==> flow/design.v <==
module vgadatapath (resetn, clock, xload, cin, xin, yin, cout, xout, yout, writeEn, countval);
	input resetn, clock, xload;
	input writeEn;
	input [2:0] cin;
	input [5:0] xin, yin;
	output [2:0] cout;
	output [9:0] xout, yout;
	output [3:0] countval;
	reg [5:0] xreg, yreg;
	reg [3:0] counter;
	always@(posedge clock) begin
	    if(!resetn) begin
		   xreg <= 5'b0;
		   yreg <= 5'b0;
		   counter <= 4'b0;
		end
	    else if(writeEn)begin
		   xreg <= xin + counter[1:0];
		   yreg <= yin + counter[3:2];
		   if(counter == 4'b1111) begin
			 counter <= 4'b0;
		    end
		    else begin
			 counter <= counter + 1'b1;
		    end
	    end
	end
	assign cout = cin;
	assign xout = xreg;
	assign yout = yreg;
	assign countval = counter;
endmodule
module vgacontrol (clk, resetn, go, xload, writeEnPress, countval, xloaden, writeEn);
	input clk, resetn, go, xload;
	input [3:0] countval;
	input writeEnPress;
	output reg xloaden, writeEn;
	reg [5:0] current_state, next_state;
	localparam S_LOAD		= 5'd0,
	           S_LOAD_WAIT		= 5'd1,
		   S_PLOT		= 5'd2;
	always@(*)
	begin: state_tablposedgee
		   case (current_state)
			  S_LOAD: next_state = go ? S_LOAD_WAIT: S_LOAD;
			  S_LOAD_WAIT: next_state = go ? S_LOAD_WAIT : S_PLOT;
			  S_PLOT: begin
				if (countval == 4'b0000 && !writeEnPress)
			     next_state = S_LOAD;
				else
			     next_state = S_PLOT;
			  end
		     default: next_state = S_LOAD;
		   endcase
	end
	always@(*)
	begin: enable_signals
	    xloaden = 1'b0;
	    writeEn = 1'b0;
	    case (current_state)
	        S_LOAD: begin
	            xloaden = 1'b1;
	        end
	        S_PLOT: begin
		    writeEn = 1'b1;
		end
	    endcase
	end
	always@(posedge clk)
	begin: state_FFS
	    if(!resetn)
		   current_state <= S_LOAD;
	    else
		   current_state <= next_state;
	end
endmodule
**Tool chain data of vgadatapath**

Tool output for the design above, in the order of the flow.
Lines are those of the file above, counted from 1.
Operators: Yosys type, input widths -> output width; for muxes data width and select width s.
Cell names lack the library's common part.
A cell with -- has no value.

- Design top: vgadatapath
- Clock: clock
- Cell library: sky130hd
- Corner: tt_025C_1v80

**Word-level counts**

Source: Yosys, flattened and elaborated, memories not mapped. Widths are those after wreduce; folded enables and synchronous resets count as part of the registers. Registers that Yosys merges into a memory's read port (data or address) are not register bits. Print and check cells do not count. Equal cells are merged and count once.

- Register bits after elaboration: 16
- Bits in latches: 0
- Memory bits (writable): 0
- Bits in read-only memories: 0
- Word width x clocked read ports: 0
- Memory cells: 0
- Bits of input ports: 19
- Output and inout bits: 27
- Cells after elaboration: 8

- Add/subtract/negate cells: 3
- $mul: 0
- Divide/modulo/power cells: 0
- $lt $le $gt $ge: 0
- Equal/unequal tests: 1
- Shift operators: 0
- Muxes and demuxes: 1
- Bitwise logic cells: 0
- Reduce/logical cells: 0

Operator list:

| cell | count |
|---|---|
| $add 6x2->6 | 2 |
| $add 4x1->4 const B | 1 |
| $eq 4x4->1 const B | 1 |
| $mux 4 | 1 |

**Longest topological paths**

Longest topological path by Yosys (ltp), each cell counted once; first at word level (registers and memories cut), then after technology mapping (sequential cells cut; the memories' decode and read muxes count).

- Word-level depth: 2
- ABC_AREA: 0
- Depth in mapped cells: 5
- Gate-level depth less buffers: 5

**After synthesis**

The flow's flattened synthesis, as Yosys stat reports it; memories are mapped. The netlist is that of the ABC_AREA named above (0 if unset); the other value can give another one.

- Cell count: 97
- Mapped area: 909.6 um^2
- Sequential area: 320.3 um^2
- Mapped flip-flops: 16
- Buffer cells: 15

Cells by type:

| type | count | total area (um^2) |
|---|---|---|
| dfxtp_1 | 16 | 320.307 |
| buf_4 | 12 | 90.086 |
| ha_1 | 5 | 62.56 |
| mux2i_1 | 6 | 60.058 |
| o21ai_0 | 11 | 55.053 |
| fa_1 | 2 | 40.038 |
| nor2b_1 | 6 | 37.536 |
| a31oi_1 | 5 | 31.28 |
| or3_1 | 5 | 31.28 |
| xnor2_1 | 3 | 26.275 |
| a21oi_1 | 5 | 25.024 |
| buf_6 | 2 | 22.522 |
| nand3_1 | 4 | 20.019 |
| o211a_1 | 2 | 20.019 |
| xor2_1 | 2 | 17.517 |
| nand2_1 | 4 | 15.014 |
| a21boi_1 | 1 | 7.507 |
| inv_1 | 2 | 7.507 |

Not listed: further types 4, cells in them 4.

**Timing after synthesis**

Path of least setup slack by OpenSTA after synthesis, without wires, with an ideal clock, recovery checks aside; 20% of the period is set as input and as output delay. Where synthesis merged equal registers, the netlist keeps one of their names.

- Kind: input port to flip-flop
- From: input port xin[0]
- To: register xreg[4]
- Clock period: 2.17 ns
- External input delay: 0.434 ns
- Setup time: 0.119 ns
- Time at the first pin: 0.434 ns
- Arrival: 1.334 ns
- Required time: 2.051 ns
- Setup slack: 0.717 ns
- Path delay: 1.019 ns
- Stages: 5
- Buffers on the path: 0
- Synthesis period reached: 1.453 ns

"path delay" = arrival - input delay + setup time.
"stages": output pins that drive a net of the path, with the launching flip-flop's if there is one; two outputs of one cell count as two.
"synthesis period reached" = period - worst setup slack (recovery checks aside). The figure is calculated, with input and output delays left at 20% of the set period.
Between the ends stands the longest chain of elaborated cells between them, by number of cells; it is not shown to be the way that was timed. Of several equally long chains one is given.
A line is the first line of the expression or statement that the cell stems from. Yosys adds cells for indexed reads and writes and turns some case tables into memories.

- Cells stage by stage: ha_1 fa_1 nand3_1 xor2_1 a21oi_1
- Length of the longest elaborated chain: 1
- Elaborated cells between the ends (all ways): 1
- Source lines of those cells: 1
- Those cells by class: add/sub: 1

Ends and longest elaborated chain, after synthesis:

| element | RTL line | RTL |
|---|---|---|
| start, declared | 5 | `input [5:0] xin, yin;` |
| $add 6x2->6 | 18 | `xreg <= xin + counter[1:0];` |
| end, assigned | 13 | `xreg <= 5'b0;` |
| end, assigned | 18 |  |
| end, declared | 9 | `reg [5:0] xreg, yreg;` |

**Worst path after layout**

Path of least setup slack in the final report of flow run A (OpenROAD, finished layout, wires in). Where an end is a register, its clock arrival counts in the times.

- Kind: flip-flop to flip-flop
- From: register counter[2]
- To: register yreg[4]
- Clock period: 0.841 ns
- Setup time: 0.11 ns
- Time at the first pin: 0.25 ns
- Arrival: 1.44 ns
- Required time: 0.98 ns
- Setup slack: -0.46 ns
- Stages: 6
- Buffers on the path: 0

Between the ends stands the longest chain of elaborated cells between them, by number of cells; it is not shown to be the way that was timed. Of several equally long chains one is given.
At most two assigning lines are given for a register; there are more.

- Cells stage by stage: dfxtp_4 ha_4 fa_2 nand3_2 xor2_1 a21oi_1
- Length of the longest elaborated chain: 1
- Elaborated cells between the ends (all ways): 1
- Source lines of those cells: 1
- Those cells by class: add/sub: 1

Ends and longest elaborated chain, post-layout:

| element | RTL line | RTL |
|---|---|---|
| start, declared | 10 | `reg [3:0] counter;` |
| start, assigned | 15 | `counter <= 4'b0;` |
| start, assigned | 24 | `counter <= counter + 1'b1;` |
| $add 6x2->6 | 19 | `yreg <= yin + counter[3:2];` |
| end, assigned | 14 | `yreg <= 5'b0;` |
| end, assigned | 19 |  |
| end, declared | 9 | `reg [5:0] xreg, yreg;` |

Ticket comment

Flow measurements of vgadatapath on sky130hd: 2 stored runs with different settings, listed in no order. Input and output delays are each 20% of the period that was set; the output load is 0.01 pF.
"clock period achieved" = clock period - worst setup slack. The figure is calculated, with input and output delays left at 20% of the set period.
"time of the worst setup path": the worst setup path's part of the clock period (all of it between registers, 20% less for each end at a port) less its slack. A launch clock that arrives late makes it longer, a capture clock that arrives late makes it shorter.
"total design power" rests on the timing tool's default activity at the inputs, not on a simulated workload.

### Flow run A

Settings: `period_ns=0.841`, `CORE_UTILIZATION=25`, `PLACE_DENSITY_LB_ADDON=0.05`, `CORE_MARGIN=5`, `CELL_PAD_IN_SITES_GLOBAL_PLACEMENT=2`, `GPL_ROUTABILITY_DRIVEN=1`, `CAP_MARGIN=25`, `SLEW_MARGIN=20`

- Clock period achieved: 1.302 ns
- Summed negative setup slack: -5.810 ns
- Total design power: 1963 µW
- Time of the worst setup path: 1.30 ns
- Worst setup path kind: flip-flop to flip-flop
- Cell area after synthesis: 909.6 um^2
- Utilization of the finished layout: 42.9 %
- Standard-cell area after routing: 1546.5 um^2
- Lowest hold slack: 0.336 ns
- Worst setup slack after layout: -0.461 ns
- Die size: 4944.9 um^2

### Flow run B

Settings: `period_ns=2.49`, `CORE_UTILIZATION=39`, `PLACE_DENSITY_LB_ADDON=0.24`, `CORE_MARGIN=9`, `GPL_ROUTABILITY_DRIVEN=1`, `CAP_MARGIN=40`, `SLEW_MARGIN=5`

- Clock period achieved: 1.834 ns
- Summed negative setup slack: 0.000 ns
- Total design power: 550.6 µW
- Time of the worst setup path: 1.34 ns
- Worst setup path kind: flip-flop to output port
- Cell area after synthesis: 909.6 um^2
- Utilization of the finished layout: 53.9 %
- Standard-cell area after routing: 1192.4 um^2
- Lowest hold slack: 0.490 ns
- Worst setup slack after layout: 0.656 ns
- Die size: 4395.0 um^2
